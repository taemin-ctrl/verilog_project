==> flow/design.v <==
`timescale 1ns / 1ps
module fifo #(
    parameter DATA_WIDTH = 8
)(
    input clk,
    input reset,
    input wr,
    input rd,
    input [DATA_WIDTH-1:0] wdata,
    output [DATA_WIDTH-1:0] rdata,
    output full,
    output empty
    );
    wire [3:0] waddr, raddr;
    fifo_control_unit u_fifo_cu(
        .clk(clk),
        .reset(reset),
        .wr(wr),
        .rd(rd),
        .waddr(waddr),
        .raddr(raddr),
        .full(full),
        .empty(empty)
    );
    register_file u_reg_file(
        .clk(clk),
        .waddr(waddr),
        .wdata(wdata),
        .wr((!full) & wr),
        .rd(rd),
        .raddr(raddr),
        .rdata(rdata)
    );
endmodule
module fifo_control_unit (
    input clk,
    input reset,
    input wr,
    input rd,
    output [3:0] waddr,
    output [3:0] raddr,
    output full,
    output empty
);
    reg full_reg, full_next, empty_reg, empty_next;
    reg [3:0] wptr_reg, wptr_next, rptr_reg, rptr_next;
    assign waddr = wptr_reg;
    assign raddr = rptr_reg;
    assign full = full_reg;
    assign empty = empty_reg;
    always @(posedge clk, posedge reset) begin
        if (reset) begin
            full_reg <= 0;
            empty_reg <= 1;
            wptr_reg <= 0;
            rptr_reg <= 0;
        end
        else begin
            full_reg <= full_next;
            empty_reg <= empty_next;
            wptr_reg <= wptr_next;
            rptr_reg <= rptr_next;
        end
    end
    always @(*) begin
        full_next = full_reg;
        empty_next = empty_reg;
        wptr_next = wptr_reg;
        rptr_next = rptr_reg;
        case ({wr,rd})
            2'b01: begin
                if (!empty_reg) begin
                    rptr_next = rptr_reg + 1;
                    full_next = 0;
                    if (wptr_reg == rptr_next) begin
                        empty_next = 1'b1;
                    end
                end    
            end 
            2'b10: begin
                if (!full_reg) begin
                    wptr_next = wptr_reg + 1;
                    empty_next = 1'b0;
                    if (wptr_next == rptr_reg) begin
                        full_next = 1'b1;
                    end
                end
            end
            2'b11: begin
                if (empty_reg == 1'b1) begin
                    wptr_next = wptr_reg + 1;
                    empty_next = 0;
                end
                else if(full_reg == 1'b1) begin
                    rptr_next = rptr_reg + 1;
                    full_next = 0;
                end
                else begin
                    wptr_next = wptr_reg + 1;
                    rptr_next = rptr_reg + 1;
                end
            end
        endcase
    end
endmodule
module register_file (
    input clk,
    input [3:0] waddr,
    input [7:0] wdata,
    input wr,
    input rd,
    input [3:0] raddr,
    output [7:0] rdata
);
    reg [7:0] mem [0:15];
    always @(posedge clk) begin
        if (wr) begin
            mem[waddr] <= wdata;
        end
    end
    assign rdata = mem[raddr];
endmodule
### From RTL to reports: fifo

Tool output for the design above, in the order of the flow.
Line numbers count from 1 in the design file above.
Operators: Yosys type, input widths -> output width; for muxes data width and select width s.
The mark - stands for no value.

| set-up | value |
|---|---|
| top | fifo |
| clock | clk |
| standard-cell library | sky130hd |
| corner | tt_025C_1v80 |

### After elaboration

Counts by Yosys on the flattened word-level netlist (proc, flatten, opt, wreduce; memories kept). Register bits leave out memories and registers merged into their read ports (data or address). Print and check cells are left out.
Yosys's memory passes give these memory sizes; they may raise the number of words (mostly to a power of two), join words into wider ones and drop unused or constant bits.

| word-level totals | value |
|---|---|
| bits of input ports | 12 |
| clocked read ports x word width | 0 |
| bits in latches | 0 |
| bits in writable memories | 128 |
| register bits | 10 |
| memory bits (read-only) | 0 |
| memories | 1 |
| word-level cells | 39 |

| operators by class | value |
|---|---|
| equal/unequal tests | 7 |
| reductions and logical operators | 8 |
| div/mod/pow operators | 0 |
| multiplexer cells | 16 |
| $lt $le $gt $ge | 0 |
| bitwise gates (word level) | 1 |
| $mul | 0 |
| shifts and indexed selects | 0 |
| add/sub/neg operators | 2 |

Memories:

| memory | words | width | rd ports | write ports | line | text |
|---|---|---|---|---|---|---|
| u_reg_file.mem | 16 | 8 | 1 | 1 | 115 | `reg [7:0] mem [0:15];` |

Operators by type and width:

| cell | count |
|---|---|
| $mux 4 | 5 |
| $add 4x1->4 const B | 2 |
| $eq 4x4->1 | 2 |
| $pmux 4 s2 | 1 |
| $mux 8 | 1 |
| $mux 1 | 7 |
| $reduce_and 2->1 | 3 |
| $eq 2x2->1 const B | 2 |
| $ne 2x2->1 const B | 2 |
| $reduce_bool 2->1 | 2 |
| $reduce_bool 3->1 | 1 |
| $pmux 1 s3 | 1 |
| $eq 2x1->1 const B | 1 |
| $reduce_or 2->1 | 1 |
| $pmux 1 s2 | 1 |
| $and 1x1->1 | 1 |
| $logic_not 1->1 | 1 |

### Longest topological paths

Depth = most cells in a row (Yosys ltp): at word level without a register or memory, in the mapped netlist without a sequential cell, where the memories' decode and read muxes count.

| depth | value |
|---|---|
| depth after elaboration | 5 |
| ABC_AREA | 0 |
| gate-level depth with buffers | 5 |
| depth with buffers taken out | 5 |

### Netlist

The flow's flattened synthesis, as Yosys stat reports it; memories are mapped. The netlist is that of the ABC_AREA named above (0 if unset); the other value can give another one.
The area totals of this step are shown rounded.

| synthesis totals | value |
|---|---|
| mapped cells | 282 |
| mapped flip-flops | 138 |
| buffers | 15 |
| chip area (Yosys) | 5592 um^2 |

Cells by type:

| cell | count |
|---|---|
| sky130_fd_sc_hd__edfxtp_1 | 128 |
| sky130_fd_sc_hd__mux4_2 | 18 |
| sky130_fd_sc_hd__mux4_1 | 14 |
| sky130_fd_sc_hd__dfrtp_1 | 9 |
| sky130_fd_sc_hd__a22oi_1 | 16 |
| sky130_fd_sc_hd__xnor2_1 | 10 |
| sky130_fd_sc_hd__nand2_1 | 17 |
| sky130_fd_sc_hd__ha_1 | 5 |
| sky130_fd_sc_hd__nor2_1 | 14 |
| sky130_fd_sc_hd__xor2_1 | 5 |
| sky130_fd_sc_hd__buf_6 | 3 |
| sky130_fd_sc_hd__dfstp_2 | 1 |
| sky130_fd_sc_hd__nand3_1 | 5 |
| sky130_fd_sc_hd__clkbuf_1 | 6 |
| sky130_fd_sc_hd__mux2_2 | 2 |
| sky130_fd_sc_hd__a32o_1 | 2 |
| sky130_fd_sc_hd__buf_12 | 1 |
| sky130_fd_sc_hd__buf_2 | 4 |

Not listed: further types 12, cells in them 22.
The figures by module come from a second, unflattened synthesis with its own total; it is not the netlist above.

| unflattened totals | value |
|---|---|
| cell total of the unflattened synthesis | 270 |
| area total of the unflattened synthesis | 5560 um^2 |

Each row is one instance without its submodules.

Modules:

| module | cells | times used | sequential area (um^2) | area (um^2) |
|---|---|---|---|---|
| register_file | 221 | 1 | 3844 | 4987 |
| fifo_control_unit | 48 | 1 | 251.5 | 559.3 |
| fifo | 1 | 1 | 0.0 | 13.8 |

### Worst setup path after synthesis

Path of least setup slack by OpenSTA after synthesis, without wires, with an ideal clock, recovery checks aside; 20% of the period is set as input and as output delay. Where synthesis merged equal registers, the netlist keeps one of their names.

| timing after synthesis | value |
|---|---|
| path type | input-to-reg |
| start | in wr |
| end | mem u_reg_file.mem[0][0] |
| arrival time | 1708 ps |
| path delay | 1565 ps |
| setup slack | 588 ps |
| required time | 2295 ps |
| input delay | 538 ps |
| path buffers | 1 |
| period | 2690 ps |
| driving pins on the path | 3 |
| synthesis period reached | 2102 ps |

"path delay" = arrival - input delay + setup time.
"driving pins on the path" counts driving pins, that of a launching flip-flop among them; a cell with two outputs on the path counts twice.
"synthesis period reached" = period - worst setup slack (recovery checks aside). The figure is calculated, with input and output delays left at 20% of the set period.
Between the ends stands the longest chain of elaborated cells between them, by number of cells; it is not shown to be the way that was timed. Of several equally long chains one is given.
Each line given opens the expression or statement behind the cell; cells for indexed reads and writes are added by Yosys, which also makes memories of some case tables.
The path ends at the enable pin of a flip-flop; only ways to that pin are counted.

| between the ends, after synthesis | value |
|---|---|
| cell sequence | sky130_fd_sc_hd__clkbuf_1 sky130_fd_sc_hd__nand2_1 sky130_fd_sc_hd__nor4_1 |
| length of the longest elaborated chain | 2 |

Ends and longest elaborated chain, after synthesis:

| what | line | text |
|---|---|---|
| from (decl) | 7 | `input wr,` |
| $and 1x1->1 | 29 | `.wr((!full) & wr),` |
| $mux 4 | 117 | `if (wr) begin` |
| to (decl) | 115 | `reg [7:0] mem [0:15];` |

### Timing after layout

Path of least setup slack in the final report of entry A (OpenROAD, finished layout, wires in). Where an end is a register, its clock arrival counts in the times.
The report prints the path's times to 10 ps; the period is as set.

| timing post-layout | value |
|---|---|
| path type | reg-to-output |
| start | reg u_fifo_cu.rptr_reg[0] |
| end | out rdata[4] |
| path buffers | 4 |
| setup slack | -160 ps |
| period | 2420 ps |
| output delay | 480 ps |
| required time | 1940 ps |
| arrival time | 2100 ps |
| driving pins on the path | 8 |

Between the ends stands the longest chain of elaborated cells between them, by number of cells; it is not shown to be the way that was timed. Of several equally long chains one is given.
The chain passes a memory read, where the word-level depth is cut; so it can be longer than that depth.

| between the ends, post-layout | value |
|---|---|
| cell sequence | sky130_fd_sc_hd__dfrtp_2 sky130_fd_sc_hd__buf_12 sky130_fd_sc_hd__buf_12 sky130_fd_sc_hd__buf_6 sky130_fd_sc_hd__mux4_2 sky130_fd_sc_hd__a22oi_2 sky130_fd_sc_hd__nand2_1 sky130_fd_sc_hd__buf_2 |
| length of the longest elaborated chain | 1 |

Ends and longest elaborated chain, post-layout:

| what | line | text |
|---|---|---|
| from (decl) | 46 | `reg [3:0] wptr_reg, wptr_next, rptr_reg, rptr_next;` |
| from (assign) | 56 | `rptr_reg <= 0;` |
| from (assign) | 62 | `rptr_reg <= rptr_next;` |
| $mem_v2 16x8 | 115 | `reg [7:0] mem [0:15];` |
| to (decl) | 10 | `output [DATA_WIDTH-1:0] rdata,` |

Measured data: module fifo, platform sky130hd, 2 stored runs of the flow under differing settings, order arbitrary. Input and output delays are each 20% of the period that was set; the output load is 0.01 pF.
"clock period reached" is the run's clock period less its worst setup slack. It is reckoned from that one timing run; input and output delays stay at 20% of the period that was set.
By "total power of the final layout" is meant OpenSTA's value without simulated activity: inputs other than the clock are taken to toggle once in ten clock periods, and the tool carries that through the logic.
The measured numbers are rounded.

#### Entry A

| setting | value |
|---|---|
| period_ns | `2.42` |
| CORE_UTILIZATION | `36` |
| SETUP_SLACK_MARGIN | `-0.03` |
| PLACE_DENSITY_LB_ADDON | `0.3` |
| CORE_ASPECT_RATIO | `1.69` |
| CTS_CLUSTER_SIZE | `17` |
| CAP_MARGIN | `5` |
| MIN_ROUTING_LAYER | `met1` |
| MAX_ROUTING_LAYER | `met5` |
| CORE_MARGIN | `2` |
| SLEW_MARGIN | `20` |

| result | value |
|---|---|
| synthesized cell area | 5592 um^2 |
| die size | 16580 um^2 |
| standard-cell area after layout | 6954 um^2 |
| final utilization | 45.5% |
| setup slack of the critical path | -161 ps |
| total power of the final layout | 0.008742 W |
| clock period reached | 2581 ps |

#### Entry B

| setting | value |
|---|---|
| period_ns | `3.12` |
| CORE_UTILIZATION | `41` |
| SETUP_SLACK_MARGIN | `0.08` |
| PLACE_DENSITY_LB_ADDON | `0.29` |
| CELL_PAD_IN_SITES_GLOBAL_PLACEMENT | `0` |
| CELL_PAD_IN_SITES_DETAIL_PLACEMENT | `0` |
| TNS_END_PERCENT | `55` |
| ABC_AREA | `0` |
| CTS_CLUSTER_SIZE | `39` |
| MIN_ROUTING_LAYER | `met2` |
| MAX_ROUTING_LAYER | `met4` |
| CAP_MARGIN | `20` |
| CORE_MARGIN | `2` |
| SLEW_MARGIN | `20` |

| result | value |
|---|---|
| synthesized cell area | 5592 um^2 |
| die size | 14590 um^2 |
| standard-cell area after layout | 6790 um^2 |
| final utilization | 51.1% |
| setup slack of the critical path | 78 ps |
| total power of the final layout | 0.006471 W |
| clock period reached | 3042 ps |
