==> flow/design.v <==
`timescale 1ns / 1ps
module uart(
    input clk,
    input rst,
    input btn_start,
    input [7:0] data_in,
    output tx,
    output tx_done,
    input rx,
    output rx_done,
    output [7:0] rx_data
    );
    wire w_tick; 
    baud_tick_gne u_baud_tick_gen(
        .clk(clk),
        .reset(rst), 
        .baud_tick(w_tick)
    );
    uart_tx u_uart_tx(
        .clk(clk),
        .rst(rst),
        .tick(w_tick),
        .start_trigger(btn_start),
        .data_in(data_in),
        .o_tx(tx),
        .o_tx_done(tx_done)
    );
    uart_rx u_uart_rx(
        .clk(clk),
        .rst(rst),
        .tick(w_tick),
        .rx(rx),
        .rx_done(rx_done),
        .rx_data(rx_data)
    ); 
endmodule
module baud_tick_gne (
    input clk,
    input reset, 
    output baud_tick
);
    parameter BAUD_RATE = 9600;  
    localparam BAUD_COUNT = (100_000_000 / BAUD_RATE)/16;
    reg [$clog2(BAUD_COUNT)-1:0] count_reg, count_next;
    reg tick_reg, tick_next;
    assign baud_tick = tick_reg;
    always @(posedge clk, posedge reset) begin
        if (reset) begin
            count_reg <= 0;
            tick_reg <= 0;
        end
        else begin
            count_reg <= count_next;
            tick_reg <= tick_next;
        end
    end
    always @(*) begin
        count_next = count_reg;
        tick_next = tick_reg;
        if (count_reg == BAUD_COUNT - 1) begin
            count_next = 0;
            tick_next = 1'b1;
        end
        else begin
            count_next = count_reg + 1'b1;
            tick_next = 1'b0;
        end
    end
endmodule
module uart_tx(
    input clk,
    input rst,
    input tick,
    input start_trigger,
    input [7:0] data_in,
    output o_tx,
    output o_tx_done
);
    localparam IDLE = 0, SEND = 1, START = 2, DATA = 3, STOP = 4;
    reg [3:0] state, next;
    reg tx_reg, tx_next;
    reg [2:0] bit_count_reg, bit_count_next;
    reg [3:0] tick_count_reg, tick_count_next;
    reg [7:0] temp_data_reg, temp_data_next;
    assign o_tx = tx_reg;    
    assign o_tx_done = (state != IDLE);
    always @(posedge clk, posedge rst) begin
        if(rst) begin
            state <= IDLE;
            tx_reg <= 1'b1;  
            bit_count_reg <= 0;
            tick_count_reg <= 0;
            temp_data_reg <= 0;
        end
        else begin
            state <= next;
            tx_reg <= tx_next;
            bit_count_reg <= bit_count_next; 
            tick_count_reg <= tick_count_next; 
            temp_data_reg <= temp_data_next;    
        end
    end
    always @(*) begin
        next = state;
        tx_next = tx_reg;
        bit_count_next = bit_count_reg;
        tick_count_next = tick_count_reg;
        temp_data_next = temp_data_reg;
        case (state)
            IDLE: begin
                tx_next = 1'b1;
                tick_count_next = 4'h0;
                if (start_trigger) begin
                    next = START;
                    temp_data_next = data_in;
                end
            end 
            SEND: begin  
                tx_next = 1'b1;
                if (tick) begin
                    next = START;
                end
            end
            START: begin
                tx_next = 0;
                if (tick) begin
                    if (tick_count_reg == 15) begin
                        next = DATA;
                        bit_count_next = 1'b0;
                        tick_count_next = 1'b0;
                    end
                    else begin
                        tick_count_next = tick_count_reg + 1'b1;
                    end
                end
            end
            DATA: begin
                tx_next = temp_data_next[bit_count_reg];
                if (tick) begin
                    if (tick_count_reg == 15) begin
                        tick_count_next = 1'b0;
                        if (bit_count_reg == 7) begin
                            next = STOP;
                        end
                        else begin
                            next = DATA;
                            bit_count_next = bit_count_reg + 1'b1;
                        end
                    end
                    else begin
                        tick_count_next = tick_count_reg + 1'b1;
                    end 
                end
            end
            STOP: begin
                tx_next = 1'b1;
                if (tick) begin
                    if (tick_count_reg == 15) begin
                        next = IDLE;
                        tick_count_next = 0;
                    end
                    else begin
                        tick_count_next = tick_count_reg + 1;
                    end
                end
            end
        endcase
    end
endmodule
module uart_rx (
    input clk,
    input rst,
    input tick,
    input rx,
    output rx_done,
    output [7:0] rx_data
);
    localparam IDLE = 0, START = 1, DATA = 2, STOP = 3;
    reg [1:0] state, next;
    reg rx_done_reg, rx_done_next;
    reg [2:0] bit_count_reg, bit_count_next;
    reg [4:0] tick_count_reg, tick_count_next; 
    reg [7:0] rx_data_reg, rx_data_next;
    assign rx_done = rx_done_reg;
    assign rx_data = rx_data_reg; 
    always @(posedge clk, posedge rst) begin
        if (rst) begin
            state <= 0;
            rx_done_reg <= 0;
            rx_data_reg <= 0;
            bit_count_reg <= 0;
            tick_count_reg <= 0;
        end
        else begin
            state <= next;
            rx_done_reg <= rx_done_next;
            rx_data_reg <= rx_data_next;
            bit_count_reg <= bit_count_next;
            tick_count_reg <= tick_count_next;
        end
    end
    always @(*) begin
        next = state;
        tick_count_next = tick_count_reg;
        bit_count_next = bit_count_reg;
        rx_done_next = 1'b0;
        rx_data_next = rx_data_reg;
        case (state)
            IDLE: begin
                tick_count_next = 0;
                bit_count_next = 0;
                rx_done_next = 1'b0;
                if (rx == 1'b0) begin
                    next = START;
                end 
            end 
            START: begin
                if (tick) begin
                    if (tick_count_reg == 7) begin
                        next = DATA;
                        tick_count_next = 0;
                    end
                    else begin
                        tick_count_next = tick_count_reg + 1'b1;
                    end
                end
            end
            DATA: begin
                if (tick) begin
                    if (tick_count_reg == 15) begin
                        rx_data_next[bit_count_reg] = rx;
                        if (bit_count_reg == 7) begin
                            next = STOP;
                            tick_count_next = 0;
                        end
                        else begin
                            next = DATA;
                            bit_count_next = bit_count_reg + 1'b1;
                            tick_count_next = 0;
                        end
                    end
                    else begin
                        tick_count_next = tick_count_reg + 1'b1;
                    end
                end
            end
            STOP: begin
                if (tick) begin
                    if (tick_count_reg == 23) begin
                        rx_done_next = 1'b1;
                        next = IDLE;
                    end
                    else begin
                        tick_count_next = tick_count_reg + 1'b1;
                    end
                end
            end 
        endcase
    end
endmodule
# == Reports on uart ==
# Tool output for the design above, in the order of the flow.
# Line numbers count from 1 in the design file above.
# Library cell names are shortened.
# Not given: -
# inputs
top,uart
clk_port,clk
cell_library,sky130hd
corner,tt_025C_1v80

# == After elaboration ==
# Source: Yosys, flattened and elaborated, memories not mapped. Widths are those after wreduce. Registers that Yosys merges into a memory's read port (data or address) are not register bits. Print and check cells do not count.
# bits
out_inout_bits,11
inputBits,12
wordCells,130
regBits,50
# op_classes
mux,50
logic,5
equal,33
reduce_and_logical,20
addsub,7
shifts,3
# op_table
cell,n
4-bit 2-to-1 mux,12
5-bit 2-to-1 mux,6
3-bit 2-to-1 mux,9
2-bit inequality test with constant B,12
8-bit 2-to-1 mux,3
5-bit parallel mux with 4-bit select,1
4-bit parallel mux with 5-bit select,1
2-bit by 1-bit inequality test with 1-bit output with constant B,7
2-bit 2-to-1 mux,7
4-bit parallel mux with 3-bit select,1
3-bit parallel mux with 2-bit select,2
10-bit by 1-bit adder with 10-bit output with constant B,1
10-bit == test with constant B,1
10-bit 2-to-1 mux,1
3-bit OR reduction,3
9-bit AND reduction,1
1-bit by 4-bit variable shift with 8-bit output,1
1-bit by 4-bit variable shift with 8-bit output with constant A,1
4-bit by 1-bit adder with 4-bit output with constant B,2
4-bit by 2-bit == test with 1-bit output with constant B,2
4-bit AND reduction,2
4-bit nonzero test,2
8-bit by 3-bit variable part select with 1-bit output,1
8-bit AND,1
8-bit OR,1
8-bit NOT,1
2-bit parallel mux with 4-bit select,1
7-bit AND reduction,1
# Not listed: further kinds 25, cells in them 34.

# == Longest topological paths ==
# Depth = most cells in a row (Yosys ltp): at word level without a register or memory, in the mapped netlist without a sequential cell, where the memories' decode and read muxes count.
# logic_depth
word_depth,8
abc_area,0
mapped_depth,7

# == Netlist ==
# Source: synth_stat.txt of the flow (Yosys; design flattened, memories mapped). It holds for the ABC_AREA given above (unset counts as 0); a run with the other value may have another netlist.
# Totals and module areas in this step are rounded.
# types
cell_type,n,type_area_um2
dfrtp_1,49,1.23E+03
ha_1,13,162.656
mux2_2,8,90.086
nand2_1,23,86.333
nand3_1,15,75.072
mux2i_1,7,70.067
xnor2_1,7,61.309
o21ai_0,11,55.053
dfstp_2,2,52.55
inv_1,13,48.797
mux2_1,4,45.043
mux4_2,2,45.043
nor2_1,12,45.043
and3_1,7,43.792
nor4_4,2,42.541
a21oi_1,8,40.038
o31ai_1,5,37.536
nor2b_1,5,31.28
# Not listed: further types 31, cells in them 60.
# synth_totals
seq_area_um2,1280
cells,253
buffers,10
area_um2,2710
flip_flops,51
# The figures by module come from a second, unflattened synthesis with its own total; it is not the netlist above.
# hier_totals
hier_cells,270
hier_area_um2,2860
# Rows give one instance, submodules left out.
# modules
mod,cells,mod_area_um2,instances
uart_rx,111,1200,1
uart_tx,111,1110,1
baud_tick_gne,48,553,1
uart,0,0.0,1

# == Timing after synthesis ==
# Path of least setup slack by OpenSTA after synthesis, without wires, with an ideal clock, recovery checks aside; 20% of the period is set as input and as output delay. Where synthesis merged equal registers, the netlist keeps one of their names.
# synth_path
path_kind,register to register
from,register u_uart_rx.tick_count_reg[0]
to,register u_uart_rx.rx_data_reg[4]
n_path_buf,0
path_slack_ns,0.081
clock_period_ns,2.08
required_ns,1.953
delay_ns,1.999
arrival_time_ns,1.872
setup_time_ns,0.127
launch_ns,0.000
path_stages,8
synth_period_reached_ns,1.999
# "delay_ns" = arrival - input delay + setup time.
# "path_stages": output pins that drive a net of the path, with the launching flip-flop's if there is one; two outputs of one cell count as two.
# "synth_period_reached_ns" = period - worst setup slack (recovery checks aside). The figure is calculated, with input and output delays left at 20% of the set period.
# The rows between start and end are the longest chain of elaborated cells between them; the timing report does not say that the signal goes this way. Where chains are equally long, one stands for them.
# Each line given opens the expression or statement behind the cell; cells for indexed reads and writes are added by Yosys, which also makes memories of some case tables.
# synth_via
path_cell_list,dfrtp_1 -> ha_1 -> and3_1 -> ha_1 -> a21boi_1 -> nor4b_4 -> nand3b_1 -> mux2_1
elab_chain_cells,4
# synth_rtl
item,line,text
start: declaration,182,"reg [4:0] tick_count_reg, tick_count_next;"
start: assignment,192,tick_count_reg <= 0;
start: assignment,199,tick_count_reg <= tick_count_next;
5-bit by 4-bit == test with 1-bit output,230,if (tick_count_reg == 15) begin
8-bit 2-to-1 mux,230,
8-bit 2-to-1 mux,229,if (tick) begin
8-bit 2-to-1 mux,208,case (state)
end: assignment,190,rx_data_reg <= 0;
end: assignment,197,rx_data_reg <= rx_data_next;
end: declaration,183,"reg [7:0] rx_data_reg, rx_data_next;"

# == Path in the finished layout ==
# From the final timing report of run A: the path of least setup slack in the routed layout; clock arrival at registers is part of the times.
# layout_path
path_kind,register to output
from,register u_uart_tx.state[0]
to,output port tx_done
path_slack_ns,0.15
path_stages,4
launch_ns,0.29
clock_period_ns,2.21
required_ns,1.77
arrival_time_ns,1.62
n_path_buf,1
# The rows between start and end are the longest chain of elaborated cells between them; the timing report does not say that the signal goes this way. Where chains are equally long, one stands for them.
# layout_via
path_cell_list,dfrtp_2 -> nor3_4 -> inv_1 -> clkdlybuf4s50_1
elab_chain_cells,1
# layout_rtl
item,line,text
start: declaration,80,"reg [3:0] state, next;"
start: assignment,89,state <= IDLE;
start: assignment,96,state <= next;
4-bit nonzero test,86,assign o_tx_done = (state != IDLE);
end: declaration,8,"output tx_done,"

Subject: uart on sky130hd, stored results

Hello all,

Stored flow runs of uart (2 of them; Yosys, OpenROAD, sky130hd). They differ in their settings and are not a sequence. Constraints: input delay and output delay 20% of the set period each, output load 0.01 pF.
By "achieved_period_ns" is meant the clock period of the run minus its worst setup slack. This is arithmetic on one report: input and output delays are still those of the set period (20% each).
By "critical_path_time_ns" is meant the share of the clock period that the worst setup path is allowed (20% is reserved at inputs, 20% at outputs), minus its slack. Clock arrival times at its registers enter into it.
"total_power_mw" is the tool's figure for a default switching activity; nothing was simulated.
The results are shown rounded.

Run A, flow files:
==> flow/run.sh <==
#!/bin/bash
# the make line also repeats the synthesis and layout settings of config.mk as NAME=value (left out here)
make -C /OpenROAD-flow-scripts/flow DESIGN_CONFIG=/design/flow/config.mk WORK_HOME=/design/flow/orfs CLKGATE_MAP_FILE= finish
==> flow/config.mk <==
export PLATFORM = sky130hd
export DESIGN_NAME = uart
export DESIGN_NICKNAME = uart
export VERILOG_FILES = /design/flow/design.v
export SDC_FILE = /design/flow/constraint.sdc
export NUM_CORES = 4
export LEC_CHECK = 0
export ABC_AREA = 0
export CAP_MARGIN = 20
export CORE_MARGIN = 2
export CORE_UTILIZATION = 15
export CTS_CLUSTER_DIAMETER = 252
export CTS_CLUSTER_SIZE = 85
export GPL_TIMING_DRIVEN = 0
export MAX_ROUTING_LAYER = met5
export MIN_ROUTING_LAYER = met2
export PLACE_DENSITY_LB_ADDON = 0.15
export SLEW_MARGIN = 20
==> flow/constraint.sdc <==
create_clock -name core_clock -period 2.21 [get_ports {clk}]
set_input_delay 0.4420 -clock core_clock [delete_from_list [all_inputs] [get_ports {clk}]]
set_output_delay 0.4420 -clock core_clock [all_outputs]
set_load 0.01 [all_outputs]

==> results of run A, as CSV <==
result,value
critical_path_time_ns,1.62
critical_path_type,"register to output"
ws_setup_ns,0.152
total_power_mw,1.92
post_route_util_pct,19.4
post_synth_area_um2,2710
total_die_area_um2,19200
achieved_period_ns,2.058

Run B, flow files:
==> flow/run.sh <==
#!/bin/bash
# the make line also repeats the synthesis and layout settings of config.mk as NAME=value (left out here)
make -C /OpenROAD-flow-scripts/flow DESIGN_CONFIG=/design/flow/config.mk WORK_HOME=/design/flow/orfs CLKGATE_MAP_FILE= finish
==> flow/config.mk <==
export PLATFORM = sky130hd
export DESIGN_NAME = uart
export DESIGN_NICKNAME = uart
export VERILOG_FILES = /design/flow/design.v
export SDC_FILE = /design/flow/constraint.sdc
export NUM_CORES = 4
export LEC_CHECK = 0
export ABC_AREA = 1
export CAP_MARGIN = 0
export CELL_PAD_IN_SITES_DETAIL_PLACEMENT = 1
export CORE_MARGIN = 2
export CORE_UTILIZATION = 48
export CTS_CLUSTER_SIZE = 88
export GPL_ROUTABILITY_DRIVEN = 0
export PLACE_DENSITY_LB_ADDON = 0.28
export SLEW_MARGIN = 20
export TNS_END_PERCENT = 60
==> flow/constraint.sdc <==
create_clock -name core_clock -period 2.31 [get_ports {clk}]
set_input_delay 0.4620 -clock core_clock [delete_from_list [all_inputs] [get_ports {clk}]]
set_output_delay 0.4620 -clock core_clock [all_outputs]
set_load 0.01 [all_outputs]

==> results of run B, as CSV <==
result,value
critical_path_time_ns,1.61
critical_path_type,"register to output"
ws_setup_ns,0.239
total_power_mw,1.45
post_route_util_pct,57.4
post_synth_area_um2,2800
total_die_area_um2,6460
achieved_period_ns,2.071

Thanks
